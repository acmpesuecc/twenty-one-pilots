==> flow/design.v <==
module Synchronous_FIFO #(
  parameter DEPTH   = 4,
  parameter DATA_W  = 1
)(
  input         wire              clk,
  input         wire              reset,
  input         wire              push_i,
  input         wire[DATA_W-1:0]  push_data_i,
  input         wire              pop_i,
  output        wire[DATA_W-1:0]  pop_data_o,
  output        wire              full_o,
  output        wire              empty_o
);
logic [DATA_W-1:0] mem [0:DEPTH-1];
logic [$clog2(DEPTH)-1:0] w_ptr, r_ptr;
logic [$clog2(DEPTH+1)-1:0] count;
always@(posedge clk or posedge reset) begin
    if(reset) begin
        w_ptr <= 0;
    end 
    else if(push_i && !full_o) begin
      mem[w_ptr] <= push_data_i;
      w_ptr <= w_ptr + 1;
    end
  end
always@(posedge clk or posedge reset) begin
    if(reset) begin
        r_ptr <= 0;
    end 
    else if(pop_i && !empty_o) begin
        r_ptr <= r_ptr + 1;
    end
  end
  always@(posedge clk or posedge reset) begin
    if(reset) begin
      count <= 0;
    end 
    else begin
        if(push_i && !full_o && !(pop_i && !empty_o))
            count <= count + 1;
        else if(pop_i && !empty_o && !(push_i && !full_o))
            count <= count - 1;
    end
  end
assign pop_data_o = mem[r_ptr];  
assign full_o  = (count==DEPTH);
assign empty_o = (count==0);
endmodule
# Tool chain data of Synchronous_FIFO
# The steps from the RTL of Synchronous_FIFO to its reports follow in flow order.
# Lines are those of the file above, counted from 1.
# Operators: Yosys type, input widths -> output width; for muxes data width and select width s.
# Cell names lack the library's common part.
# The mark - stands for no value.
[setup] top_module="Synchronous_FIFO" clock_port="clk" cell_library="sky130hd" pvt_corner="tt_025C_1v80"

# Elaborated design
# Source: Yosys, flattened and elaborated. Widths are those after wreduce. Registers that Yosys merges into a memory's read port (data or address) are not register bits. Print and check cells do not count. Equal cells are merged and count once.
[classes] add_sub_neg=4 n_eq=7 muxes=3 bitwise=1 n_reduce_logical=16
[op_table] cell="$reduce_and 3->1" count=4
[op_table] cell="$eq 2x2->1 const B" count=4
[op_table] cell="$mux 3" count=2
[op_table] cell="$logic_and 1x1->1" count=4
[op_table] cell="$logic_not 1->1" count=4
[op_table] cell="$add 2x1->2 const B" count=2
[op_table] cell="$eq 2x1->1 const B" count=2
[op_table] cell="$logic_not 2->1" count=2
[op_table] cell="$pmux 1 s4" count=1
[op_table] cell="$add 3x1->3 const B" count=1
[op_table] cell="$sub 3x1->3 const B" count=1
[op_table] cell="$eq 3x3->1 const B" count=1
[op_table] cell="$logic_not 3->1" count=1
[op_table] cell="$reduce_bool 2->1" count=1
[op_table] cell="$not 1->1" count=1
[bits] register_bits=11 in_bits=5 output_inout_bits=3 wordCells=38

# Logic depth
# Depth = most cells in a row (Yosys ltp): at word level without a register or memory, in the mapped netlist without a sequential cell, where the memories' decode and read muxes count.
[depth] word_depth=7 ABC_AREA=0 depth_mapped=9 ltp_nobuf=9

# After synthesis
# Source: synth_stat.txt of the flow (Yosys; design flattened, memories mapped). It holds for the ABC_AREA given above (unset counts as 0); a run with the other value may have another netlist.
[mapped] stdcells=49 yosys_area_mm2=0.0006519 seqArea_mm2=0.0002953 ff_cells=11 n_buf=0
[types] type="dfrtp_1" count=7 type_area_um2=175.168
[types] type="edfxtp_1" count=4 type_area_um2=120.115
[types] type="ha_1" count=9 type_area_um2=112.608
[types] type="inv_1" count=8 type_area_um2=30.029
[types] type="nand2b_4" count=2 type_area_um2=27.526
[types] type="xnor2_1" count=3 type_area_um2=26.275
[types] type="and2_1" count=4 type_area_um2=25.024
[types] type="mux2_2" count=2 type_area_um2=22.522
[types] type="fa_1" count=1 type_area_um2=20.019
[types] type="nor3b_4" count=1 type_area_um2=18.768
[types] type="xor2_1" count=2 type_area_um2=17.517
[types] type="mux2_4" count=1 type_area_um2=15.014
[types] type="a222oi_1" count=1 type_area_um2=10.01
[types] type="mux2i_1" count=1 type_area_um2=10.01
[types] type="nor3_2" count=1 type_area_um2=10.01
[types] type="nor3b_1" count=1 type_area_um2=7.507
[types] type="nor2_1" count=1 type_area_um2=3.754

# Worst setup path after synthesis
# OpenSTA on the mapped netlist: ideal clock, no wires. The path of least setup slack (recovery checks aside). Input and output delay are each 20% of the period. Register names are those of the netlist, which keeps one name where synthesis merged equal registers.
[synth_path] path_kind="flip-flop to flip-flop" startpoint="register count[1]" endpoint="register count[1]" period_ps=2180 setup_ps=125 t_first_pin_ps=0 arrival_ps=1840 required_ps=2055 slack_ps=216 path_delay_ps=1965 driving_pins=8 path_buffers=0 period_less_setup_slack_ps=1964
# "path_delay_ps" is the arrival time less input delay plus setup time.
# "driving_pins": output pins that drive a net of the path, with the launching flip-flop's if there is one; two outputs of one cell count as two.
# "period_less_setup_slack_ps" is the clock period less the worst setup slack; recovery checks do not enter. This is arithmetic on one report: input and output delays are still those of the set period (20% each).
# The rows between start and end are the longest chain of elaborated cells between them; the timing report does not say that the signal goes this way. Where chains are equally long, one stands for them.
# Each line given opens the expression or statement behind the cell; cells for indexed reads and writes are added by Yosys, which also makes memories of some case tables.
# At most two assigning lines are given for a register; there are more.
[synth_between] cell_sequence="dfrtp_1 > nor3b_4 > nand2b_4 > inv_1 > ha_1 > inv_1 > fa_1 > mux2_2" elab_chain_len=7 cone_cells=15 cone_classes="2 x add/sub; 1 x eq/ne; 2 x mux; 10 x reduce/logical"
[synth_rtl] item="from (decl)" line=16 source="logic [$clog2(DEPTH+1)-1:0] count;"
[synth_rtl] item="from (assign)" line=40 source="count <= count + 1;"
[synth_rtl] item="from (assign)" line=42 source="count <= count - 1;"
[synth_rtl] item="$eq 3x3->1" line=46 source="assign full_o  = (count==DEPTH);"
[synth_rtl] item="$logic_not 1->1" line=41 source="else if(pop_i && !empty_o && !(push_i && !full_o))"
[synth_rtl] item="$logic_and 1x1->1" line=41
[synth_rtl] item="$logic_not 1->1" line=41
[synth_rtl] item="$logic_and 1x1->1" line=41
[synth_rtl] item="$mux 3" line=41
[synth_rtl] item="$mux 3" line=39 source="if(push_i && !full_o && !(pop_i && !empty_o))"
[synth_rtl] item="to (assign)" line=40
[synth_rtl] item="to (assign)" line=42
[synth_rtl] item="to (decl)" line=16
# Some nets on the timed path still bear RTL names; the line given drives or declares the net.
[synth_named_nets] signal="full_o" line=46

# Path in the finished layout
# Path of least setup slack in the final report of flow run A (OpenROAD, finished layout, wires in). Where an end is a register, its clock arrival counts in the times.
# The path's times are printed in steps of 10 ps; the period is the one set.
[layout_path] path_kind="flip-flop to output port" startpoint="register r_ptr[0]" endpoint="output pop_data_o[0]" period_ps=3060 output_delay_ps=610 t_first_pin_ps=260 arrival_ps=1790 required_ps=2450 slack_ps=660 driving_pins=5 path_buffers=1
# The rows between start and end are the longest chain of elaborated cells between them; the timing report does not say that the signal goes this way. Where chains are equally long, one stands for them.
[layout_between] cell_sequence="dfrtp_1 > ha_1 > a222oi_1 > mux2i_1 > clkdlybuf4s50_1" elab_chain_len=2 cone_cells=5 lines_between=1 cone_classes="3 x eq/ne; 1 x mux; 1 x reduce/logical"
[layout_rtl] item="from (decl)" line=15 source="logic [$clog2(DEPTH)-1:0] w_ptr, r_ptr;"
[layout_rtl] item="from (assign)" line=28 source="r_ptr <= 0;"
[layout_rtl] item="from (assign)" line=31 source="r_ptr <= r_ptr + 1;"
[layout_rtl] item="$eq 2x2->1" line=45 source="assign pop_data_o = mem[r_ptr];"
[layout_rtl] item="$pmux 1 s4" line=45
[layout_rtl] item="to (decl)" line=10 source="output        wire[DATA_W-1:0]  pop_data_o,"

Module Synchronous_FIFO, platform sky130hd: 2 stored runs of the flow (Yosys, OpenROAD) with differing settings, in no particular order. Input and output delays are each 20% of the period that was set; the output load is 0.01 pF.
"period_less_ws_ps" is the run's clock period less its worst setup slack. It is reckoned from that one timing run; input and output delays stay at 20% of the period that was set.
"total_power_w": no workload was simulated; the value follows from the tool's default switching activity.

[flow] flow run A: files
==> flow/run.sh <==
#!/bin/bash
# the make line also repeats the synthesis and layout settings of config.mk as NAME=value (left out here)
make -C /OpenROAD-flow-scripts/flow DESIGN_CONFIG=/design/flow/config.mk WORK_HOME=/design/flow/orfs CLKGATE_MAP_FILE= finish
==> flow/config.mk <==
export PLATFORM = sky130hd
export DESIGN_NAME = Synchronous_FIFO
export DESIGN_NICKNAME = Synchronous_FIFO
export VERILOG_FILES = /design/flow/design.v
export SDC_FILE = /design/flow/constraint.sdc
export NUM_CORES = 4
export LEC_CHECK = 0
export CAP_MARGIN = 20
export CELL_PAD_IN_SITES_DETAIL_PLACEMENT = 0
export CELL_PAD_IN_SITES_GLOBAL_PLACEMENT = 1
export CORE_MARGIN = 6
export CORE_UTILIZATION = 52
export CTS_CLUSTER_DIAMETER = 30
export CTS_CLUSTER_SIZE = 75
export PLACE_DENSITY = 0.93
export SETUP_SLACK_MARGIN = 0.35
export SLEW_MARGIN = 20
export TNS_END_PERCENT = 75
==> flow/constraint.sdc <==
create_clock -name core_clock -period 3.06 [get_ports {clk}]
set_input_delay 0.6120 -clock core_clock [delete_from_list [all_inputs] [get_ports {clk}]]
set_output_delay 0.6120 -clock core_clock [all_outputs]
set_load 0.01 [all_outputs]

[flow] flow run A: metrics
[metrics] period_less_ws_ps = 2402
[metrics] final_setup_tns_ps = 0
[metrics] finalCellArea_mm2 = 0.0007657
[metrics] yosys_chip_area_mm2 = 0.0006519
[metrics] fin_ws_ps = 658
[metrics] die_area_mm2 = 0.0022472
[metrics] fin_util_pct = 67.1
[metrics] total_power_w = 0.0006965

[flow] flow run B: files
==> flow/run.sh <==
#!/bin/bash
# the make line also repeats the synthesis and layout settings of config.mk as NAME=value (left out here)
make -C /OpenROAD-flow-scripts/flow DESIGN_CONFIG=/design/flow/config.mk WORK_HOME=/design/flow/orfs CLKGATE_MAP_FILE= finish
==> flow/config.mk <==
export PLATFORM = sky130hd
export DESIGN_NAME = Synchronous_FIFO
export DESIGN_NICKNAME = Synchronous_FIFO
export VERILOG_FILES = /design/flow/design.v
export SDC_FILE = /design/flow/constraint.sdc
export NUM_CORES = 4
export LEC_CHECK = 0
export CAP_MARGIN = 20
export CORE_ASPECT_RATIO = 1.12
export CORE_MARGIN = 8
export CORE_UTILIZATION = 63
export GPL_TIMING_DRIVEN = 1
export MAX_ROUTING_LAYER = met5
export PLACE_DENSITY_LB_ADDON = 0.23
export SLEW_MARGIN = 20
==> flow/constraint.sdc <==
create_clock -name core_clock -period 1.65 [get_ports {clk}]
set_input_delay 0.3300 -clock core_clock [delete_from_list [all_inputs] [get_ports {clk}]]
set_output_delay 0.3300 -clock core_clock [all_outputs]
set_load 0.01 [all_outputs]

[flow] flow run B: metrics
[metrics] period_less_ws_ps = 1980
[metrics] final_setup_tns_ps = -827
[metrics] finalCellArea_mm2 = 0.0009221
[metrics] yosys_chip_area_mm2 = 0.0006519
[metrics] fin_ws_ps = -330
[metrics] die_area_mm2 = 0.0023216
[metrics] fin_util_pct = 94.5
[metrics] total_power_w = 0.001781
